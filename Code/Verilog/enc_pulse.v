==> flow/design.v <==
`timescale 1ns/1ps
module enc_pulse #(
    parameter integer CLK_HZ     = 100_000_000,  
    parameter integer GATE_HZ    = 200,          
    parameter integer MINPW_CYC  = 50             
)(
    input  wire clk,
    input  wire rst_n,
    input  wire enc_a_in,    
    input  wire enc_b_in,    
    output reg  signed [15:0] spdcnt,      
    output reg               delta_valid, 
    output reg               dir,         
    output reg  [15:0]       err_illegal
);
    reg [1:0] sync_a, sync_b;
    always @(posedge clk or negedge rst_n) begin
        if (!rst_n) begin
            sync_a <= 2'b00;
            sync_b <= 2'b00;
        end else begin
            sync_a <= {sync_a[0], enc_a_in};
            sync_b <= {sync_b[0], enc_b_in};
        end
    end
    reg filt_a, filt_b;
    reg [5:0] a_cnt, b_cnt;
    always @(posedge clk or negedge rst_n) begin
        if (!rst_n) begin
            filt_a <= 1'b0; a_cnt <= 6'd0;
            filt_b <= 1'b0; b_cnt <= 6'd0;
        end else begin
            if (sync_a[1] != filt_a) begin
                if (a_cnt >= (MINPW_CYC-1)) begin
                    filt_a <= sync_a[1];
                    a_cnt  <= 6'd0;
                end else begin
                    a_cnt  <= a_cnt + 6'd1;
                end
            end else begin
                a_cnt <= 6'd0;
            end
            if (sync_b[1] != filt_b) begin
                if (b_cnt >= (MINPW_CYC-1)) begin
                    filt_b <= sync_b[1];
                    b_cnt  <= 6'd0;
                end else begin
                    b_cnt  <= b_cnt + 6'd1;
                end
            end else begin
                b_cnt <= 6'd0;
            end
        end
    end
    reg [1:0] prev_ab;
    wire [1:0] curr_ab = {filt_a, filt_b};
    reg  signed [1:0] step;  
    always @(posedge clk or negedge rst_n) begin
        if (!rst_n) begin
            prev_ab     <= 2'b00;
            step        <= 2'sd0;
            err_illegal <= 16'd0;
            dir         <= 1'b1;
        end else begin
            case ({prev_ab, curr_ab})
                4'b00_01, 4'b01_11, 4'b11_10, 4'b10_00: begin step <=  2'sd1; dir <= 1'b1; end
                4'b00_10, 4'b10_11, 4'b11_01, 4'b01_00: begin step <= -2'sd1; dir <= 1'b0; end
                default: begin
                    if ((prev_ab != curr_ab) &&
                        ((prev_ab[1]^curr_ab[1]) & (prev_ab[0]^curr_ab[0]))) begin
                        if (err_illegal != 16'hFFFF) err_illegal <= err_illegal + 16'd1;
                    end
                    step <= 2'sd0;
                end
            endcase
            prev_ab <= curr_ab;
        end
    end
    localparam integer GATE_CYCLES = (CLK_HZ / GATE_HZ);  
    reg [31:0] gate_cnt;
    wire gate_pulse = (gate_cnt == (GATE_CYCLES - 1));
    always @(posedge clk or negedge rst_n) begin
        if (!rst_n) begin
            gate_cnt <= 32'd0;
        end else begin
            if (gate_pulse)
                gate_cnt <= 32'd0;
            else
                gate_cnt <= gate_cnt + 32'd1;
        end
    end
    reg  signed [15:0] acc8;
    reg  signed [15:0] acc8_next;
    always @* begin
        acc8_next = acc8;
        case (step)
            2'sd1:  acc8_next = (acc8 ==  16'sh7FFF)  ? acc8 : acc8 + 16'sd1;  
           -2'sd1:  acc8_next = (acc8 == -16'sh8000) ? acc8 : acc8 - 16'sd1;  
            default:   ;
        endcase
    end
    always @(posedge clk or negedge rst_n) begin
        if (!rst_n) begin
            acc8 <= 16'sd0;
        end 
        else begin
            if (gate_pulse) begin
                acc8 <= 16'sd0;        
            end else begin
                acc8 <= acc8_next;             
            end
        end
    end
    always @(posedge clk or negedge rst_n) begin
        if (!rst_n) begin
            spdcnt      <= 16'sd0;
            delta_valid <= 1'b0;
        end else begin
            delta_valid <= 1'b0;
            if (gate_pulse) begin
                spdcnt      <= acc8_next;  
                delta_valid <= 1'b1;       
            end
        end
    end
endmodule
# Reports on enc_pulse
# Tool output for the design above, in the order of the flow.
# Lines are those of the file above, counted from 1.
# Operators carry their Yosys type and port widths (W data, S select, Z words).
# Cell names lack the library's common part.
# The mark n/a stands for no value.
# setup
top,enc_pulse
clk_port,clk
cell_library,sky130hd
corner,tt_025C_1v80

# Elaborated design
# Yosys after proc, flatten, opt, wreduce and memory -nomap, before mapping. Memory bits, and registers merged into a memory's read port (data or address), are not among the register bits. Print and check cells are not counted. Equal cells are merged and count once.
# bits
reg_bits,104
elab_cells,63
inputBits,4
output_inout_bits,34
# op_classes
n_eq,17
cmp,2
muxes,12
n_reduce_logical,8
bitwise,4
n_addsub,6
# ops
cell,n
$mux W16,3
$eq A16 B16 Y1 const B,2
$add A32 B1 Y32 const B,1
$eq A32 B19 Y1 const B,1
$pmux W16 S2,1
$mux W32,1
$mux W6,4
$add A16 B1 Y16 const B,1
$ne A16 B16 Y1 const B,1
$add A16 B2 Y16 const B,1
$sub A16 B2 Y16 const B,1
$eq A4 B4 Y1 const B,4
$add A6 B1 Y6 const B,2
$ge A6 B6 Y1 const B,2
$eq A4 B3 Y1 const B,2
$reduce_or A4 Y1,2
$reduce_or A8 Y1,1
$reduce_and A2 Y1,2
$eq A4 B1 Y1 const B,1
$eq A4 B2 Y1 const B,1
$pmux W2 S2,1
$reduce_and A3 Y1,1
$ne A1 B1 Y1,2
$xor A1 B1 Y1,2
$eq A2 B1 Y1 const B,1
$ne A2 B2 Y1,1
$eq A2 B2 Y1 const B,1
$reduce_bool A2 Y1,1
# Other operator kinds: 5; their cells: 5.

# Longest topological paths
# Yosys ltp: most cells in a row. Word level: on the elaborated netlist, between registers, memories and ports. Mapped: between sequential cells and ports; inverters and the memories' decode and read muxes count.
# logic_depth
word_depth,4
abc_area,0
depth_mapped,10
depth_no_buf,7

# Synthesis result
# Source: synth_stat.txt of the flow (Yosys; design flattened, memories mapped). It holds for the ABC_AREA given above (unset counts as 0); a run with the other value may have another netlist.
# Totals and module areas in this step are rounded.
# synth_totals
yosys_area_um2,5480
stdcells,572
ff_cells,104
# types
type,n,area_total_um2
dfrtp_1,103,2.58E+03
xor2_1,30,262.752
nor2_1,66,247.738
xnor2_1,26,227.718
nand2_1,46,172.666
nand3_1,29,145.139
nand4_1,23,143.888
ha_1,11,137.632
nor3_1,22,110.106
nor4_1,13,81.328
inv_1,21,78.826
and4_1,8,70.067
clkbuf_1,18,67.565
or3_1,10,62.56
o21ai_0,12,60.058
a31oi_1,9,56.304
and3_1,9,56.304
a21oi_1,11,55.053
# Not listed: further types 47, cells in them 105.

# Path before layout
# Path of least setup slack by OpenSTA after synthesis, without wires, with an ideal clock, recovery checks aside; 20% of the period is set as input and as output delay. Where synthesis merged equal registers, the netlist keeps one of their names.
# synth_timing
kind,reg2reg
start,register acc8[0]
end,register spdcnt[9]
path_slack_ns,0.724
path_buffers,1
clock_period_ns,2.97
arrival_ns,2.114
delay_ns,2.247
setup_time_ns,0.133
driving_pins,9
synth_period_reached_ns,2.246
# "delay_ns" is the arrival time less input delay plus setup time.
# "driving_pins": output pins that drive a net of the path, with the launching flip-flop's if there is one; two outputs of one cell count as two.
# "synth_period_reached_ns" is the clock period less the worst setup slack; recovery checks do not enter. This is arithmetic on one report: input and output delays are still those of the set period (20% each).
# The rows between start and end are the longest chain of elaborated cells between them; the timing report does not say that the signal goes this way. Where chains are equally long, one stands for them.
# A line is the first line of the expression or statement that the cell stems from. Yosys adds cells for indexed reads and writes and turns some case tables into memories.
# A register here has more assigning lines than the two given.
# synth_between
cell_sequence,dfrtp_1 > inv_1 > ha_1 > nor4bb_1 > and4_1 > clkbuf_1 > or4_1 > a221oi_1 > o31ai_1
elab_chain_cells,3
# synth_lines
item,line_no,rtl
"start, declared",92,reg  signed [15:0] acc8;
"start, assigned",104,acc8 <= 16'sd0;
"start, assigned",110,acc8 <= acc8_next;
$sub A16 B2 Y16,98,-2'sd1:  acc8_next = (acc8 == -16'sh8000) ? acc8 : acc8 - 16'sd1;
$mux W16,98,
$pmux W16 S2,96,case (step)
"end, assigned",116,spdcnt      <= 16'sd0;
"end, assigned",121,spdcnt      <= acc8_next;
"end, declared",11,"output reg  signed [15:0] spdcnt,"

# Timing after layout
# From the final timing report of flow run 2: the path of least setup slack in the routed layout; clock arrival at registers is part of the times.
# layout_timing
kind,reg2reg
start,register acc8[0]
end,register spdcnt[9]
setup_time_ns,0.11
clock_period_ns,2.32
driving_pins,9
arrival_ns,2.52
path_slack_ns,0.03
path_buffers,1
# The rows between start and end are the longest chain of elaborated cells between them; the timing report does not say that the signal goes this way. Where chains are equally long, one stands for them.
# A register here has more assigning lines than the two given.
# layout_between
cell_sequence,dfrtp_2 > inv_1 > ha_1 > nor4bb_4 > and4_1 > clkbuf_2 > or4_4 > a221oi_4 > o31ai_1
elab_chain_cells,3
# layout_lines
item,line_no,rtl
"start, declared",92,reg  signed [15:0] acc8;
"start, assigned",104,acc8 <= 16'sd0;
"start, assigned",110,acc8 <= acc8_next;
$sub A16 B2 Y16,98,-2'sd1:  acc8_next = (acc8 == -16'sh8000) ? acc8 : acc8 - 16'sd1;
$mux W16,98,
$pmux W16 S2,96,case (step)
"end, assigned",116,spdcnt      <= 16'sd0;
"end, assigned",121,spdcnt      <= acc8_next;
"end, declared",11,"output reg  signed [15:0] spdcnt,"

# Record of 2 stored runs of the RTL-to-layout flow on enc_pulse, platform sky130hd. The runs are unordered. Constraints: input delay and output delay 20% of the set period each, output load 0.01 pF.
# "period_less_ws_ns" means the clock period less the worst setup slack. The figure is calculated, with input and output delays left at 20% of the set period.
# "critical_path_time_ns" is the time allowed to the run's worst setup path (the clock period less input and output delay, where it has them) less its slack. Clock arrival times count: a late capture clock shortens it, a late launch clock lengthens it.
# Measured values are rounded.
# Among the settings, -- means not set for that run.
# Among the results, -- means that no value is shown for the run.
name,flow run 1,flow run 2
period_ns,2.6,2.32
CORE_UTILIZATION,48,37
SETUP_SLACK_MARGIN,0.67,--
CELL_PAD_IN_SITES_DETAIL_PLACEMENT,2,--
CTS_CLUSTER_SIZE,40,--
CAP_MARGIN,35,5
MAX_ROUTING_LAYER,met4,--
CORE_MARGIN,2,5
SLEW_MARGIN,20,5
PLACE_DENSITY_LB_ADDON,--,0.12
CORE_ASPECT_RATIO,--,0.64
TNS_END_PERCENT,--,35
GPL_TIMING_DRIVEN,--,0
MIN_ROUTING_LAYER,--,met1
worstSetupSlack_ns,--,0.033
post_synth_area_um2,--,5480
die_footprint_um2,--,17400
critical_path_time_ns,--,2.29
worst_path_kind,--,reg2reg
layout_utilization_pct,--,46.1
period_less_ws_ns,--,2.287
# Flow run 1: unfinished; error DPL-0033 in clock tree synthesis
